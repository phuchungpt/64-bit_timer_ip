==> flow/design.v <==
module counter_control 
(
  input wire       clk     , 
  input wire       rst_n   , 
  input wire       dbg_mode, 
  input wire       timer_en, 
  input wire       div_en  , 
  input wire [3:0] div_val , 
  input wire       halt_req, 
  output reg       halt_ack, 
  output reg       cnt_en  
); 
  reg [7:0] limit      ; 
  reg [7:0] cnt_tmp    ; 
  wire      paused     ; 
  wire      cnt_en_tmp1; 
  wire      cnt_en_tmp2; 
  wire      cnt_en_tmp3;
  wire      cnt_en_tmp ; 
  assign paused = dbg_mode & halt_req; 
  always @(*) begin 
    case(div_val) 
	   4'b0000: limit = 8'd0  ; 
	   4'b0010: limit = 8'd3  ;
           4'b0011: limit = 8'd7  ;
	   4'b0100: limit = 8'd15 ;
	   4'b0101: limit = 8'd31 ;
	   4'b0110: limit = 8'd63 ;
	   4'b0111: limit = 8'd127;
	   4'b1000: limit = 8'd255;
	   default: limit = 8'd1  ; 
    endcase 
  end 
  always @(posedge clk or negedge rst_n) begin 
    if(!rst_n) 
	   cnt_tmp <= 8'h0; 
	 else if(paused)
	   cnt_tmp <= cnt_tmp;
	 else 
	   cnt_tmp <= (timer_en & div_en)? (cnt_tmp == limit)? 8'h0:cnt_tmp + 1'b1 : 8'h0; 
  end 
  always @(posedge clk or negedge rst_n) begin 
    if(!rst_n)
	   halt_ack <= 1'b0; 
	 else 
	   halt_ack <= paused; 
  end 
  assign cnt_en_tmp1 = ~div_en & timer_en; 
  assign cnt_en_tmp2 = (div_val == 4'b0) & div_en & timer_en; 
  assign cnt_en_tmp3 = (div_val != 4'b0) & timer_en & cnt_tmp == limit; 
  assign cnt_en_tmp  = cnt_en_tmp1 || cnt_en_tmp2 || cnt_en_tmp3; 
  assign cnt_en = cnt_en_tmp & !paused; 
endmodule
# [Tool chain data of counter_control]
# What the tools print for counter_control, step after step.
# Line numbers count from 1 in the design file above.
# Cell names lack the library's common part.
# Not given: n/a
[setup] top="counter_control" clock="clk" library="sky130hd" pvt_corner="tt_025C_1v80"

# [Elaborated design]
# Yosys after proc, flatten, opt, wreduce and memory -nomap, before mapping. Enables and synchronous resets that opt folds into registers are not counted as muxes. Memory bits, and registers merged into a memory's read port (data or address), are not among the register bits. Print and check cells are not counted. Equal cells are merged and count once.
# Memory sizes are those after Yosys's memory passes, which may raise the word count (mostly to a power of two), join words into wider ones and drop unused or constant bits.
[word_totals] reg_bits=9 latch_bits=0 ramBits=0 romBits=128 clocked_rd_ports_x_width=0 memories=1 output_inout_bits=2 elab_cells=21
[op_classes] add_sub_neg=1 n_mul=0 n_div=0 cmp=0 n_eq=1 shift=0 mux=2 n_logic=9 n_reduce_logical=5
[mem_list] memory="(no name shown)" size=16 width=8 read_ports=1 wr=0 line=22 rtl="case(div_val)"
[op_table] op="8-bit two-way mux" n=2
[op_table] op="1-bit AND" n=8
[op_table] op="8-bit by 1-bit adder with 8-bit output (second input constant)" n=1
[op_table] op="8-bit == test" n=1
[op_table] op="4-bit zero test" n=1
[op_table] op="4-bit nonzero test" n=1
[op_table] op="1-bit logical OR" n=2
[op_table] op="1-bit NOT" n=1
[op_table] op="1-bit zero test" n=1

# [Longest topological paths]
# Yosys ltp: most cells in a row. Word level: on the elaborated netlist, between registers, memories and ports. Mapped: between sequential cells and ports; inverters and the memories' decode and read muxes count.
[logic_depth] depth_word=6 ABC_AREA=0 ltp_mapped=7 ltp_nobuf=6

# [Netlist]
# Source: synth_stat.txt of the flow (Yosys; design flattened, memories mapped). It holds for the ABC_AREA given above (unset counts as 0); a run with the other value may have another netlist.
# Totals and module areas in this step are rounded.
[mapped] cell_count=95 synth_area_um2=730 seq_area_um2=230 ff_cells=9
[by_type] type="dfrtp_1" n=9 area_total_um2=225.216
[by_type] type="nand2_1" n=15 area_total_um2=56.304
[by_type] type="nor2_1" n=8 area_total_um2=30.029
[by_type] type="o21ai_0" n=6 area_total_um2=30.029
[by_type] type="xnor2_1" n=3 area_total_um2=26.275
[by_type] type="and3_1" n=4 area_total_um2=25.024
[by_type] type="nand3_1" n=5 area_total_um2=25.024
[by_type] type="o211ai_1" n=3 area_total_um2=22.522
[by_type] type="a21oi_1" n=4 area_total_um2=20.019
[by_type] type="or3_1" n=3 area_total_um2=18.768
[by_type] type="a311oi_1" n=2 area_total_um2=17.517
[by_type] type="o311ai_1" n=2 area_total_um2=17.517
[by_type] type="o21ai_4" n=1 area_total_um2=16.266
[by_type] type="a211oi_1" n=2 area_total_um2=15.014
[by_type] type="ha_1" n=1 area_total_um2=12.512
[by_type] type="o22ai_1" n=2 area_total_um2=12.512
[by_type] type="clkbuf_1" n=3 area_total_um2=11.261
[by_type] type="inv_1" n=3 area_total_um2=11.261
# Not listed: further types 18, cells in them 19.

# [Worst setup path after synthesis]
# Source: OpenSTA report_checks on the synthesized netlist (no wires, ideal clock, input and output delay 20% of the period each), path of least setup slack; recovery checks are left aside. Register names are those of the netlist, which keeps one name where synthesis merged equal registers.
[synth_path] path_kind="input to output" startpoint="in div_val[1]" endpoint="out cnt_en" period_ps=2620 in_delay_ps=524 output_delay_ps=524 arrival_time_ps=2145 required_time_ps=2096 setup_slack_ps=-49 path_delay_ps=1621 driving_pins=7 n_path_buf=1 period_less_setup_slack_ps=2669
# "path_delay_ps" is the arrival time less input delay plus setup time.
# At an output port there is no setup time.
# "driving_pins": output pins that drive a net of the path, with the launching flip-flop's if there is one; two outputs of one cell count as two.
# "period_less_setup_slack_ps" = period - worst setup slack (recovery checks aside). The figure is calculated, with input and output delays left at 20% of the set period.
# Between the ends stands the longest chain of elaborated cells between them, by number of cells; it is not shown to be the way that was timed. Of several equally long chains one is given.
# Each line given opens the expression or statement behind the cell; cells for indexed reads and writes are added by Yosys, which also makes memories of some case tables.
[synth_via] path_cell_list="buf_2 or4b_1 a21oi_1 a311oi_1 or3_4 o211ai_1 and3_1" elab_chain_len=6 cells_between=11
[synth_lines] item="start: declaration" line=8 rtl="input wire [3:0] div_val ,"
[synth_lines] item="4-bit zero test" line=49 rtl="assign cnt_en_tmp2 = (div_val == 4'b0) & div_en & timer_en;"
[synth_lines] item="1-bit AND (2 in a row)" line=49
[synth_lines] item="1-bit logical OR (2 in a row)" line=51 rtl="assign cnt_en_tmp  = cnt_en_tmp1 || cnt_en_tmp2 || cnt_en_tmp3;"
[synth_lines] item="1-bit AND" line=52 rtl="assign cnt_en = cnt_en_tmp & !paused;"
[synth_lines] item="end: declaration" line=11 rtl="output reg       cnt_en"

# [Timing after layout]
# From the final timing report of run A: the path of least setup slack in the routed layout; clock arrival at registers is part of the times.
# The report prints the path's times to 10 ps; the period is as set.
[layout_path] path_kind="input to output" startpoint="in div_val[1]" endpoint="out cnt_en" period_ps=2970 in_delay_ps=590 output_delay_ps=590 arrival_time_ps=2240 required_time_ps=2380 setup_slack_ps=130 driving_pins=8 n_path_buf=2
# Between the ends stands the longest chain of elaborated cells between them, by number of cells; it is not shown to be the way that was timed. Of several equally long chains one is given.
[layout_via] path_cell_list="buf_12 or4b_4 o21ai_2 a311oi_1 or3_4 o211ai_1 and3_1 buf_2" elab_chain_len=6 cells_between=11
[layout_lines] item="start: declaration" line=8 rtl="input wire [3:0] div_val ,"
[layout_lines] item="4-bit zero test" line=49 rtl="assign cnt_en_tmp2 = (div_val == 4'b0) & div_en & timer_en;"
[layout_lines] item="1-bit AND (2 in a row)" line=49
[layout_lines] item="1-bit logical OR (2 in a row)" line=51 rtl="assign cnt_en_tmp  = cnt_en_tmp1 || cnt_en_tmp2 || cnt_en_tmp3;"
[layout_lines] item="1-bit AND" line=52 rtl="assign cnt_en = cnt_en_tmp & !paused;"
[layout_lines] item="end: declaration" line=11 rtl="output reg       cnt_en"

# Measured data: module counter_control, platform sky130hd, 2 stored runs of the flow under differing settings, order arbitrary. Input and output delays are each 20% of the period that was set; the output load is 0.01 pF.
# "period_less_ws_ps": clock period set for the run, less the worst setup slack. It is reckoned from that one timing run; input and output delays stay at 20% of the period that was set.
# By "total_power_uw" is meant OpenSTA's value without simulated activity: inputs other than the clock are taken to toggle once in ten clock periods, and the tool carries that through the logic.
# The measured numbers are rounded.
run="run A" settings period_ns=2.97 CORE_UTILIZATION=56 SETUP_SLACK_MARGIN=0.83 PLACE_DENSITY_LB_ADDON=0.25 ABC_AREA=0 GPL_TIMING_DRIVEN=0 CTS_CLUSTER_SIZE=83 MAX_ROUTING_LAYER="met5" CAP_MARGIN=20 CORE_MARGIN=2 SLEW_MARGIN=20
run="run A" results yosys.chip_area_um2=730 total_power_uw=300 period_less_ws_ps=2838 die_area_um2=1600 finalUtil_pct=77 fin_hold_ws_ps=590 setup_ws_ps=130
run="run B" settings period_ns=1.55 CORE_UTILIZATION=49 PLACE_DENSITY_LB_ADDON=0.21 HOLD_SLACK_MARGIN=0.26 CORE_MARGIN=8 CELL_PAD_IN_SITES_DETAIL_PLACEMENT=1 ABC_AREA=1 GPL_ROUTABILITY_DRIVEN=1 CTS_CLUSTER_SIZE=41 CTS_CLUSTER_DIAMETER=234 MAX_ROUTING_LAYER="met5" CAP_MARGIN=20 SLEW_MARGIN=20
run="run B" outcome="no results, placement failed with DPL-0033"
