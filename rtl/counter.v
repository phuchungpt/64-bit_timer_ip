==> flow/design.v <==
module counter
(
  input wire        clk        , 
  input wire        rst_n      , 
  input wire [3:0]  pstrb      , 
  input wire [31:0] wdata      , 
  input wire        cnt_en     , 
  input wire        cnt_clr    , 
  input wire        tdr0_wr_sel, 
  input wire        tdr1_wr_sel, 
  output reg [63:0] cnt 
); 
  always @(posedge clk or negedge rst_n) begin 
   if(!rst_n)
	  cnt        <= 64'h0; 
   else if (cnt_clr) 
          cnt        <= 64'h0; 
	else if (tdr1_wr_sel) begin 
	  cnt[63:56] <= (pstrb[3])? wdata[31:24]: cnt[63:56]; 
	  cnt[55:48] <= (pstrb[2])? wdata[23:16]: cnt[55:48]; 
	  cnt[47:40] <= (pstrb[1])? wdata[15:8] : cnt[47:40]; 
	  cnt[39:32] <= (pstrb[0])? wdata[7:0]  : cnt[39:32]; 
	end else if(tdr0_wr_sel) begin 
	  cnt[31:24] <= (pstrb[3])? wdata[31:24]: cnt[31:24]; 
	  cnt[23:16] <= (pstrb[2])? wdata[23:16]: cnt[23:16]; 
	  cnt[15:8]  <= (pstrb[1])? wdata[15:8] : cnt[15:8] ; 
	  cnt[7:0]   <= (pstrb[0])? wdata[7:0]  : cnt[7:0]  ; 
	end else if(cnt_en)
	  cnt        <= cnt + 1'b1; 
	else 
	  cnt        <= cnt; 
  end 
endmodule 
### Reports on counter

What the tools print for counter, step after step.
Line numbers count from 1 in the design file above.
Not given: n/a

* top module: counter
* clock port: clk
* standard-cell library: sky130hd
* corner: tt_025C_1v80

### Word level

Source: Yosys, flattened and elaborated, memories not mapped. Widths are those after wreduce. Registers that Yosys merges into a memory's read port (data or address) are not register bits. Print and check cells do not count. Equal cells are merged and count once.

* add/sub/neg operators: 1
* mux-type cells: 36
* reductions and logical operators: 10
* equal/unequal tests: 10

Operators with widths (count)
* 8-bit 2-to-1 mux: 36
* 64-bit by 1-bit adder with 64-bit output with constant B: 1
* 3-bit inequality test with constant B: 8
* 3-bit AND reduction: 8
* 3-bit nonzero test: 2
* 3-bit by 2-bit inequality test with 1-bit output with constant B: 1
* 2-bit inequality test with constant B: 1

* output and inout port bits: 64
* flip-flop bits (word level): 64
* word-level cells: 65
* input port bits: 42

### Depth

Yosys ltp: most cells in a row. Word level: on the elaborated netlist, between registers, memories and ports. Mapped: between sequential cells and ports; inverters and the memories' decode and read muxes count.

* word-level depth: 5
* ABC_AREA: 0
* gate-level depth with buffers: 8

### Netlist

Source: synth_stat.txt of the flow (Yosys; design flattened, memories mapped). It holds for the ABC_AREA given above (unset counts as 0); a run with the other value may have another netlist.

* sequential part of the area: 1601.5 um^2
* chip area (Yosys): 5024.8 um^2
* flip-flop cells: 64
* cells in the netlist: 629

Cell types (count)
* sky130_fd_sc_hd__dfrtp_1: 64
* sky130_fd_sc_hd__nand2_1: 76
* sky130_fd_sc_hd__a22o_1: 27
* sky130_fd_sc_hd__nand4_1: 29
* sky130_fd_sc_hd__nor2_1: 48
* sky130_fd_sc_hd__nand3_1: 35
* sky130_fd_sc_hd__o21ai_0: 35
* sky130_fd_sc_hd__a21oi_1: 33
* sky130_fd_sc_hd__and3_1: 22
* sky130_fd_sc_hd__nor4_1: 22
* sky130_fd_sc_hd__o31ai_1: 16
* sky130_fd_sc_hd__and4_1: 12
* sky130_fd_sc_hd__nor3_1: 21
* sky130_fd_sc_hd__clkbuf_1: 24
* sky130_fd_sc_hd__nor4_4: 3
* sky130_fd_sc_hd__and2_1: 10
* sky130_fd_sc_hd__a32oi_1: 7
* sky130_fd_sc_hd__or4_1: 8

Other cell types: 50; their cells: 137.

### Timing after synthesis

Path of least setup slack by OpenSTA after synthesis, without wires, with an ideal clock, recovery checks aside; 20% of the period is set as input and as output delay. Where synthesis merged equal registers, the netlist keeps one of their names.

* kind: input port to flip-flop
* start: in tdr1_wr_sel
* end: reg cnt[59]
* stages: 7
* path buffers: 2
* arrival time: 2.176 ns
* setup time: 0.131 ns
* launch time at the first pin: 0.626 ns
* clock period: 3.13 ns
* data required time: 2.999 ns
* path delay: 1.681 ns
* path slack: 0.823 ns
* input delay: 0.626 ns
* synthesis period reached: 2.307 ns

"path delay" is the arrival time less input delay plus setup time.
"stages" counts driving pins, that of a launching flip-flop among them; a cell with two outputs on the path counts twice.
"synthesis period reached" = period - worst setup slack (recovery checks aside). The figure is calculated, with input and output delays left at 20% of the set period.
The rows between start and end are the longest chain of elaborated cells between them; the timing report does not say that the signal goes this way. Where chains are equally long, one stands for them.
A line is the first line of the expression or statement that the cell stems from. Yosys adds cells for indexed reads and writes and turns some case tables into memories.
A register here has more assigning lines than the two given.

* cell sequence: sky130_fd_sc_hd__buf_2 -> sky130_fd_sc_hd__nor3b_2 -> sky130_fd_sc_hd__a211oi_1 -> sky130_fd_sc_hd__clkbuf_1 -> sky130_fd_sc_hd__nor4b_1 -> sky130_fd_sc_hd__a21oi_1 -> sky130_fd_sc_hd__or3b_1
* length of the longest elaborated chain: 2

RTL lines, path after synthesis
* start, declared: line 10 `input wire        tdr1_wr_sel,`
* 8-bit 2-to-1 mux: line 18 `else if (tdr1_wr_sel) begin`
* 8-bit 2-to-1 mux: line 16 `else if (cnt_clr)`
* end, assigned: line 19 `cnt[63:56] <= (pstrb[3])? wdata[31:24]: cnt[63:56];`
* end, assigned: line 29 `cnt <= cnt + 1'b1;`
* end, declared: line 11 `output reg [63:0] cnt`

==> runs of counter <==
Below are 2 stored runs of the flow (Yosys, OpenROAD; platform sky130hd) on counter, each with its settings, unordered. Constraints: input delay and output delay 20% of the set period each, output load 0.01 pF.

### Run 1

==> flow/run.sh <==
#!/bin/bash
# the make line also repeats the synthesis and layout settings of config.mk as NAME=value (left out here)
make -C /OpenROAD-flow-scripts/flow DESIGN_CONFIG=/design/flow/config.mk WORK_HOME=/design/flow/orfs CLKGATE_MAP_FILE= finish
==> flow/config.mk <==
export PLATFORM = sky130hd
export DESIGN_NAME = counter
export DESIGN_NICKNAME = counter
export VERILOG_FILES = /design/flow/design.v
export SDC_FILE = /design/flow/constraint.sdc
export NUM_CORES = 4
export LEC_CHECK = 0
export CAP_MARGIN = 5
export CELL_PAD_IN_SITES_GLOBAL_PLACEMENT = 1
export CORE_MARGIN = 3
export CORE_UTILIZATION = 63
export CTS_CLUSTER_DIAMETER = 310
export PLACE_DENSITY = 0.65
export SLEW_MARGIN = 20
==> flow/constraint.sdc <==
create_clock -name core_clock -period 2.64 [get_ports {clk}]
set_input_delay 0.5280 -clock core_clock [delete_from_list [all_inputs] [get_ports {clk}]]
set_output_delay 0.5280 -clock core_clock [all_outputs]
set_load 0.01 [all_outputs]

Outcome of run 1: did not finish, placement stopped with GPL-0301

### Run 2

==> flow/run.sh <==
#!/bin/bash
# the make line also repeats the synthesis and layout settings of config.mk as NAME=value (left out here)
make -C /OpenROAD-flow-scripts/flow DESIGN_CONFIG=/design/flow/config.mk WORK_HOME=/design/flow/orfs CLKGATE_MAP_FILE= finish
==> flow/config.mk <==
export PLATFORM = sky130hd
export DESIGN_NAME = counter
export DESIGN_NICKNAME = counter
export VERILOG_FILES = /design/flow/design.v
export SDC_FILE = /design/flow/constraint.sdc
export NUM_CORES = 4
export LEC_CHECK = 0
export CAP_MARGIN = 40
export CELL_PAD_IN_SITES_GLOBAL_PLACEMENT = 1
export CORE_MARGIN = 2
export CORE_UTILIZATION = 56
export GPL_TIMING_DRIVEN = 0
export PLACE_DENSITY_LB_ADDON = 0.28
export SLEW_MARGIN = 40
export TNS_END_PERCENT = 50
==> flow/constraint.sdc <==
create_clock -name core_clock -period 1.44 [get_ports {clk}]
set_input_delay 0.2880 -clock core_clock [delete_from_list [all_inputs] [get_ports {clk}]]
set_output_delay 0.2880 -clock core_clock [all_outputs]
set_load 0.01 [all_outputs]

Outcome of run 2: did not finish, placement stopped with FLW-0024
